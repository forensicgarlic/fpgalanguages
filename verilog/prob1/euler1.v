==> flow/design.v <==
module euler1(clk, reset, max_value, enable, results_valid, results);
   input wire clk, reset, enable;
   input wire [15:0] max_value;
   output reg results_valid;
   output reg [23:0] results;
   reg [1:0] mod3;
   reg [2:0] mod5;
   reg [15:0] cnt;
   wire      accum3, accum5;
   always @ (posedge clk)
     begin
        if (reset == 1'b1) begin
           mod3 <= 1;
           mod5 <= 1;
           cnt <= 1;
           results_valid <=0;
           results <=0;
        end else begin
           if (cnt < max_value) begin
              if (mod3 == 2'd3) begin
                 mod3 <= 1;
              end else begin 
                 mod3 <= mod3 + 1;
              end
           end else begin
              mod3 <= 1;
           end
           if (cnt < max_value) begin
              if (mod5 == 3'd5) begin
                 mod5 <= 1;
              end else begin
                 mod5 <= mod5 + 1;
              end
           end else begin
             mod5 <= 1;
           end
           if (cnt == max_value) begin
              results_valid <= 1;
           end else begin
              cnt <= cnt + 1;
           end
           if (accum3 | accum5) begin
              results <= results + cnt;
           end
        end
     end
   assign accum3 = mod3 == 3;
   assign accum5 = mod5 == 5;
endmodule  
Step by step through the tools: euler1
Tool output for the design above, in the order of the flow. Line numbers count from 1 in the design file above. Library cell names are shortened. The mark -- stands for no value.

Design top: euler1. Clock port: clk. Library: sky130hd. Library corner: tt_025C_1v80.

Word level
Yosys after proc, flatten, opt, wreduce and memory -nomap, before mapping. Enables and synchronous resets that opt folds into registers are not counted as muxes. Memory bits, and registers merged into a memory's read port (data or address), are not among the register bits. Print and check cells are not counted. Equal cells are merged and count once.

The entry for flip-flop bits (word level) reads 46. The figure for bits of input ports is 19. For output and inout port bits the number is 25. Elaborated cells: 17.

The figure for $add $sub $neg is 4. Under $lt $le $gt $ge stands 1. The entry for equality and inequality tests reads 3. For bitwise operators the number is 2. The figure for reduce/logical cells is 2.

Operators by type and width (count): 24-bit by 16-bit adder with 24-bit output (1); 16-bit by 1-bit adder with 16-bit output (second input constant) (1); 16-bit < comparator (1); 16-bit equality test (1); 3-bit OR reduction (2); 3-bit by 1-bit adder with 3-bit output (second input constant) (1); 3-bit equality test (second input constant) (1); 2-bit by 1-bit adder with 2-bit output (second input constant) (1); 2-bit equality test (second input constant) (1); 1-bit OR (1); 1-bit NOT (1).

Depth
Longest topological path by Yosys (ltp), each cell counted once; first at word level (registers and memories cut), then after technology mapping (sequential cells cut; the memories' decode and read muxes count).

Under word-level depth stands 3. Under ABC_AREA stands 1. The figure for depth in mapped cells is 13. For depth with buffers taken out the number is 13.

Synthesis result
Yosys stat after the flow's synthesis: flattened, memories mapped to cells. It holds for the ABC_AREA given above (unset counts as 0); a run with the other value may have another netlist. Totals and module areas in this step are rounded.

Cells by type (count): dfxtp_1 (46); nand2_1 (137); ha_1 (36); inv_1 (91); a21oi_1 (36); nand3_1 (36); nor2_1 (45); o21ai_0 (24); nand2_2 (15); nand3_2 (9); xor2_1 (10); nor3_1 (15); a21oi_2 (8); o21bai_1 (8); nor2_4 (5); nor2_2 (7); nor3_2 (4); nand4_1 (6).

Not listed: further types 17, cells in them 28.

For cells in the netlist the number is 566. Under synthesis area stands 0.00372 mm^2. The entry for sequential area reads 0.000921 mm^2. Under flip-flop cells stands 46. The entry for buffer cells reads 9.

Timing after synthesis
Path of least setup slack by OpenSTA after synthesis, without wires, with an ideal clock, recovery checks aside; 20% of the period is set as input and as output delay. Where synthesis merged equal registers, the netlist keeps one of their names.

Kind: input port to flip-flop. Start: in max_value[15]. End: reg cnt[0]. The figure for period is 3.0 ns. The figure for external input delay is 0.600 ns. Under setup time stands 0.127 ns. For arrival time the number is 1.698 ns. Required time: 2.873 ns. Under path slack stands 1.175 ns. For path delay the number is 1.225 ns. Stages: 11. The figure for path buffers is 1. Period reached after synthesis: 1.825 ns.

"path delay" is the arrival time less input delay plus setup time. "stages": output pins that drive a net of the path, with the launching flip-flop's if there is one; two outputs of one cell count as two. "period reached after synthesis" is the clock period less the worst setup slack; recovery checks do not enter. This is arithmetic on one report: input and output delays are still those of the set period (20% each). Between the ends stands the longest chain of elaborated cells between them, by number of cells; it is not shown to be the way that was timed. Of several equally long chains one is given. A line is the first line of the expression or statement that the cell stems from. Yosys adds cells for indexed reads and writes and turns some case tables into memories.

Path through: inv_1 ha_1 nand2_1 nor2_2 nand2_1 clkinv_2 nand3_4 clkinv_2 buf_6 a21oi_1 o21ai_0. The figure for length of the longest elaborated chain is 1.

Ends and longest elaborated chain, post-synthesis: start: declaration (line 3) `input wire [15:0] max_value;`; 16-bit equality test (line 37) `if (cnt == max_value) begin`; end: assignment (line 15) `cnt <= 1;`; end: assignment (line 40) `cnt <= cnt + 1;`; end: declaration (line 8) `reg [15:0] cnt;`.

Path in the finished layout
From the final timing report of flow run A: the path of least setup slack in the routed layout; clock arrival at registers is part of the times.

Kind: input port to flip-flop. Start: in max_value[15]. End: reg cnt[3]. The figure for period is 2.75 ns. The figure for external input delay is 0.55 ns. Under setup time stands 0.06 ns. For arrival time the number is 2.50 ns. Required time: 2.98 ns. Under path slack stands 0.48 ns. Stages: 12. The figure for path buffers is 1.

Between the ends stands the longest chain of elaborated cells between them, by number of cells; it is not shown to be the way that was timed. Of several equally long chains one is given.

Path through: clkdlybuf4s50_1 inv_1 ha_1 nand2_1 nor2_2 nand2_1 clkinv_2 nand3_4 clkinv_2 nor2_1 o21ai_0 a21oi_1. The figure for length of the longest elaborated chain is 1.

Ends and longest elaborated chain, after layout: start: declaration (line 3) `input wire [15:0] max_value;`; 16-bit equality test (line 37) `if (cnt == max_value) begin`; end: assignment (line 15) `cnt <= 1;`; end: assignment (line 40) `cnt <= cnt + 1;`; end: declaration (line 8) `reg [15:0] cnt;`.

==> results <==
Settings and measured results of 2 stored flow runs for module euler1 (sky130hd), not sorted in any way. The constraints put input and output delay at 20% of the set period each and load the outputs with 0.01 pF. "clock period reached" is the run's clock period less its worst setup slack. It is reckoned from that one timing run; input and output delays stay at 20% of the period that was set. "power consumption" rests on the timing tool's default activity at the inputs, not on a simulated workload. Results are given in rounded form.

Files of flow run A:
==> flow/run.sh <==
#!/bin/bash
# the make line also repeats the synthesis and layout settings of config.mk as NAME=value (left out here)
make -C /OpenROAD-flow-scripts/flow DESIGN_CONFIG=/design/flow/config.mk WORK_HOME=/design/flow/orfs CLKGATE_MAP_FILE= finish
==> flow/config.mk <==
export PLATFORM = sky130hd
export DESIGN_NAME = euler1
export DESIGN_NICKNAME = euler1
export VERILOG_FILES = /design/flow/design.v
export SDC_FILE = /design/flow/constraint.sdc
export NUM_CORES = 4
export LEC_CHECK = 0
export ABC_AREA = 1
export CAP_MARGIN = 20
export CORE_ASPECT_RATIO = 0.55
export CORE_MARGIN = 6
export CORE_UTILIZATION = 35
export CTS_CLUSTER_DIAMETER = 306
export CTS_CLUSTER_SIZE = 73
export MAX_ROUTING_LAYER = met5
export PLACE_DENSITY_LB_ADDON = 0.17
export SETUP_SLACK_MARGIN = 0.06
export SLEW_MARGIN = 0
==> flow/constraint.sdc <==
create_clock -name core_clock -period 2.75 [get_ports {clk}]
set_input_delay 0.5500 -clock core_clock [delete_from_list [all_inputs] [get_ports {clk}]]
set_output_delay 0.5500 -clock core_clock [all_outputs]
set_load 0.01 [all_outputs]

Results of flow run A. The measured chip area after synthesis (Yosys) is 0.00372 mm^2. The area of the die stands at 0.0134 mm^2. The utilization after routing comes to 0.44. The lowest setup slack stands at 0.481 ns. The measured summed negative setup slack is 0.000 ns. The post-route worst hold slack comes to 0.430 ns. The power consumption stands at 2,560 µW. The clock period reached stands at 2.269 ns.

Files of flow run B:
==> flow/run.sh <==
#!/bin/bash
# the make line also repeats the synthesis and layout settings of config.mk as NAME=value (left out here)
make -C /OpenROAD-flow-scripts/flow DESIGN_CONFIG=/design/flow/config.mk WORK_HOME=/design/flow/orfs CLKGATE_MAP_FILE= finish
==> flow/config.mk <==
export PLATFORM = sky130hd
export DESIGN_NAME = euler1
export DESIGN_NICKNAME = euler1
export VERILOG_FILES = /design/flow/design.v
export SDC_FILE = /design/flow/constraint.sdc
export NUM_CORES = 4
export LEC_CHECK = 0
export ABC_AREA = 1
export CAP_MARGIN = 20
export CORE_ASPECT_RATIO = 0.78
export CORE_MARGIN = 2
export CORE_UTILIZATION = 64
export CTS_CLUSTER_DIAMETER = 398
export CTS_CLUSTER_SIZE = 75
export GPL_TIMING_DRIVEN = 0
export HOLD_SLACK_MARGIN = 0.27
export SLEW_MARGIN = 20
export TNS_END_PERCENT = 80
==> flow/constraint.sdc <==
create_clock -name core_clock -period 2.81 [get_ports {clk}]
set_input_delay 0.5620 -clock core_clock [delete_from_list [all_inputs] [get_ports {clk}]]
set_output_delay 0.5620 -clock core_clock [all_outputs]
set_load 0.01 [all_outputs]

Results of flow run B. The measured chip area after synthesis (Yosys) is 0.00372 mm^2. The area of the die stands at 0.00645 mm^2. The utilization after routing comes to 0.771. The lowest setup slack stands at 0.658 ns. The measured summed negative setup slack is 0.000 ns. The post-route worst hold slack comes to 0.431 ns. The power consumption stands at 2,250 µW. The clock period reached stands at 2.152 ns.
