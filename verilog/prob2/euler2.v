==> flow/design.v <==
module euler2(
	      input logic 	  clk,
	      input logic 	  reset,
	      input logic 	  enable,
	      input logic [31:0] MAX_VALUE,
	      output logic 	  results_valid,
	      output logic [31:0] results
	      );
   logic [31:0] fib1 = 1;
   logic [31:0] fib2 = 2;
   logic [31:0] sum = 0;
   wire [31:0] 	fib3;
   assign fib3 = fib2 + fib1;
   always @(posedge clk) begin
      if (reset == 1) begin
	 fib1 <= 1;
	 fib2 <= 2;
	 sum <= 0;
	 results_valid <= 0;
      end else if (enable == 1 && results_valid == 0) begin
	 if (fib2[0] == 0)
	   sum <= sum + fib2;
	 fib2 <= fib3;
	 fib1 <= fib2;
	 if (fib2 >= MAX_VALUE) begin
	    results <= sum;
	    results_valid <= 1;
	 end else begin
	    results_valid <= 0;
	 end
      end
   end
endmodule  
======== Reports on euler2 ========
Tool output for the design above, in the order of the flow.
Line numbers count from 1 in the design file above.
Operators carry their Yosys type and port widths (W data, S select, Z words).
Cell names lack the library's common part.
The mark n/a stands for no value.
design
  top module .............................. euler2
  clock ................................... clk
  library ................................. sky130hd
  corner .................................. tt_025C_1v80

======== Elaborated design ========
Yosys after proc, flatten, opt, wreduce and memory -nomap, before mapping. Enables and synchronous resets that opt folds into registers are not counted as muxes. Memory bits, and registers merged into a memory's read port (data or address), are not among the register bits. Print and check cells are not counted. Equal cells are merged and count once.
operators by class
  order comparisons ....................... 1
  add/sub/neg operators ................... 2
  bitwise operators ....................... 3
  multiplexer cells ....................... 1
  reductions and logical operators ........ 3
operator list
  kind                 count
  $add A32 B32 Y32     2
  $ge A32 B32 Y1       1
  $not A1 Y1           3
  $reduce_and A3 Y1    1
  $reduce_and A2 Y1    1
  $logic_and A1 B1 Y1  1
  $mux W1              1
storage and ports
  output and inout port bits .............. 33
  elaborated cells ........................ 15
  register bits ........................... 129

======== Logic depth ========
Longest topological path by Yosys (ltp), each cell counted once; first at word level (registers and memories cut), then after technology mapping (sequential cells cut; the memories' decode and read muxes count).
logic depth
  depth after elaboration ................. 3
  ABC_AREA ................................ 0
  depth in mapped cells ................... 11

======== Mapped cells and area ========
Source: synth_stat.txt of the flow (Yosys; design flattened, memories mapped). It holds for the ABC_AREA given above (unset counts as 0); a run with the other value may have another netlist.
The area totals of this step are shown rounded.
cell types
  cell      count
  dfxtp_1   97
  ha_1      94
  edfxtp_1  32
  a21oi_1   140
  nand2_1   179
  a21o_1    39
  xnor2_1   27
  inv_1     50
  nor2_1    45
  o21ai_0   33
  nand3_1   28
  clkbuf_1  31
  xor2_1    13
  o21bai_1  13
  nor3_1    16
  nand4_1   12
  mux2i_1   7
  a211oi_1  9
Not listed: further types 44, cells in them 141.
mapped netlist
  area of sequential cells ................ 2900 um^2
  flip-flops .............................. 129
  cell area after synthesis ............... 8360 um^2
  mapped cells ............................ 1006
  buffer cells ............................ 41

======== Timing after synthesis ========
OpenSTA on the mapped netlist: ideal clock, no wires. The path of least setup slack (recovery checks aside). Input and output delay are each 20% of the period. Register names are those of the netlist, which keeps one name where synthesis merged equal registers.
timing path after synthesis
  kind .................................... input-to-reg
  start point ............................. input MAX_VALUE[0]
  end point ............................... register results[0]
  stages .................................. 10
  external input delay .................... 0.868 ns
  clock period ............................ 4.34 ns
  arrival ................................. 3.536 ns
  path buffers ............................ 0
  slack ................................... 0.373 ns
  data required time ...................... 3.908 ns
  library setup time ...................... 0.432 ns
  path delay .............................. 3.100 ns
  time at the first pin ................... 0.868 ns
  synthesis period reached ................ 3.967 ns
"path delay" is the arrival time less input delay plus setup time.
"stages": output pins that drive a net of the path, with the launching flip-flop's if there is one; two outputs of one cell count as two.
"synthesis period reached" = period - worst setup slack (recovery checks aside). The figure is calculated, with input and output delays left at 20% of the set period.
Between the ends stands the longest chain of elaborated cells between them, by number of cells; it is not shown to be the way that was timed. Of several equally long chains one is given.
Each line given opens the expression or statement behind the cell; cells for indexed reads and writes are added by Yosys, which also makes memories of some case tables.
between the ends, after synthesis
  cells stage by stage .................... ha_1 -> nand2b_1 -> a21o_1 -> a21o_1 -> a21oi_1 -> o21ai_0 -> a21oi_1 -> o21ai_0 -> a41oi_1 -> a21oi_1
  length of the longest elaborated chain .. 2
  elaborated cells between the ends (all ways) .. 2
  source lines of those cells ............. 1
ends and longest elaborated chain, after synthesis
  item               line  source
  start, declared    5     input logic [31:0] MAX_VALUE,
  $ge A32 B32 Y1     25    if (fib2 >= MAX_VALUE) begin
  $reduce_and A3 Y1  n/a
  end, assigned      26    results <= sum;
  end, declared      7     output logic [31:0] results

======== Path in the finished layout ========
From the final timing report of flow run 1: the path of least setup slack in the routed layout; clock arrival at registers is part of the times.
timing path after layout
  kind .................................... reg-to-reg
  start point ............................. register fib2[0]
  end point ............................... register sum[30]
  arrival ................................. 3.14 ns
  clock period ............................ 2.92 ns
  data required time ...................... 3.24 ns
  slack ................................... 0.09 ns
  time at the first pin ................... 0.43 ns
  path buffers ............................ 0
  library setup time ...................... 0.11 ns
  stages .................................. 12
Between the ends stands the longest chain of elaborated cells between them, by number of cells; it is not shown to be the way that was timed. Of several equally long chains one is given.
between the ends, after layout
  cells stage by stage .................... dfxtp_2 -> ha_2 -> fa_2 -> a21oi_2 -> o21ai_2 -> a21oi_2 -> o211ai_4 -> a2111oi_4 -> o41ai_4 -> a311oi_2 -> xor2_1 -> o21ai_1
  length of the longest elaborated chain .. 2
  elaborated cells between the ends (all ways) .. 3
  source lines of those cells ............. 1
ends and longest elaborated chain, after layout
  item               line  source
  start, declared    10    logic [31:0] fib2 = 2;
  start, assigned    17    fib2 <= 2;
  start, assigned    23    fib2 <= fib3;
  $not A1 Y1         n/a
  $reduce_and A2 Y1  n/a
  end, assigned      18    sum <= 0;
  end, assigned      22    sum <= sum + fib2;
  end, declared      11    logic [31:0] sum = 0;

Record of 2 stored runs of the RTL-to-layout flow on euler2, platform sky130hd. The runs are unordered. Constraints: input delay and output delay 20% of the set period each, output load 0.01 pF.
"achieved period" = clock period - worst setup slack. The figure is calculated, with input and output delays left at 20% of the set period.
"time used up by the worst setup path" = time allowed to the worst setup path (clock period - input delay - output delay, where it has them) - its slack; a late launch clock adds to it, a late capture clock takes from it.
"total power after layout": no workload was simulated; the value follows from the tool's default switching activity.
Values from the reports are rounded here.

---- flow run 1 ----
settings
  period_ns = 2.92
  CAP_MARGIN = 20
  CORE_MARGIN = 2
  CORE_UTILIZATION = 40
  SLEW_MARGIN = 20
results
  total die area .......................... 22100 um^2
  post-route setup TNS .................... 0.000 ns
  mapped cell area after synthesis ........ 8360 um^2
  total power after layout ................ 4440 µW
  achieved period ......................... 2.826 ns
  setup slack of the worst path ........... 0.094 ns
  utilization in the final report ......... 0.512
  time used up by the worst setup path .... 2.83 ns
  worst path kind ......................... reg-to-reg

---- flow run 2 ----
settings
  period_ns = 7.5
  CORE_UTILIZATION = 48
  PLACE_DENSITY_LB_ADDON = 0.03
  CORE_ASPECT_RATIO = 1.89
  CORE_MARGIN = 5
  CELL_PAD_IN_SITES_DETAIL_PLACEMENT = 2
  TNS_END_PERCENT = 80
  CTS_CLUSTER_SIZE = 66
  CAP_MARGIN = 25
  MIN_ROUTING_LAYER = met1
  SLEW_MARGIN = 20
results
  unfinished; error DPL-0033 in clock tree synthesis
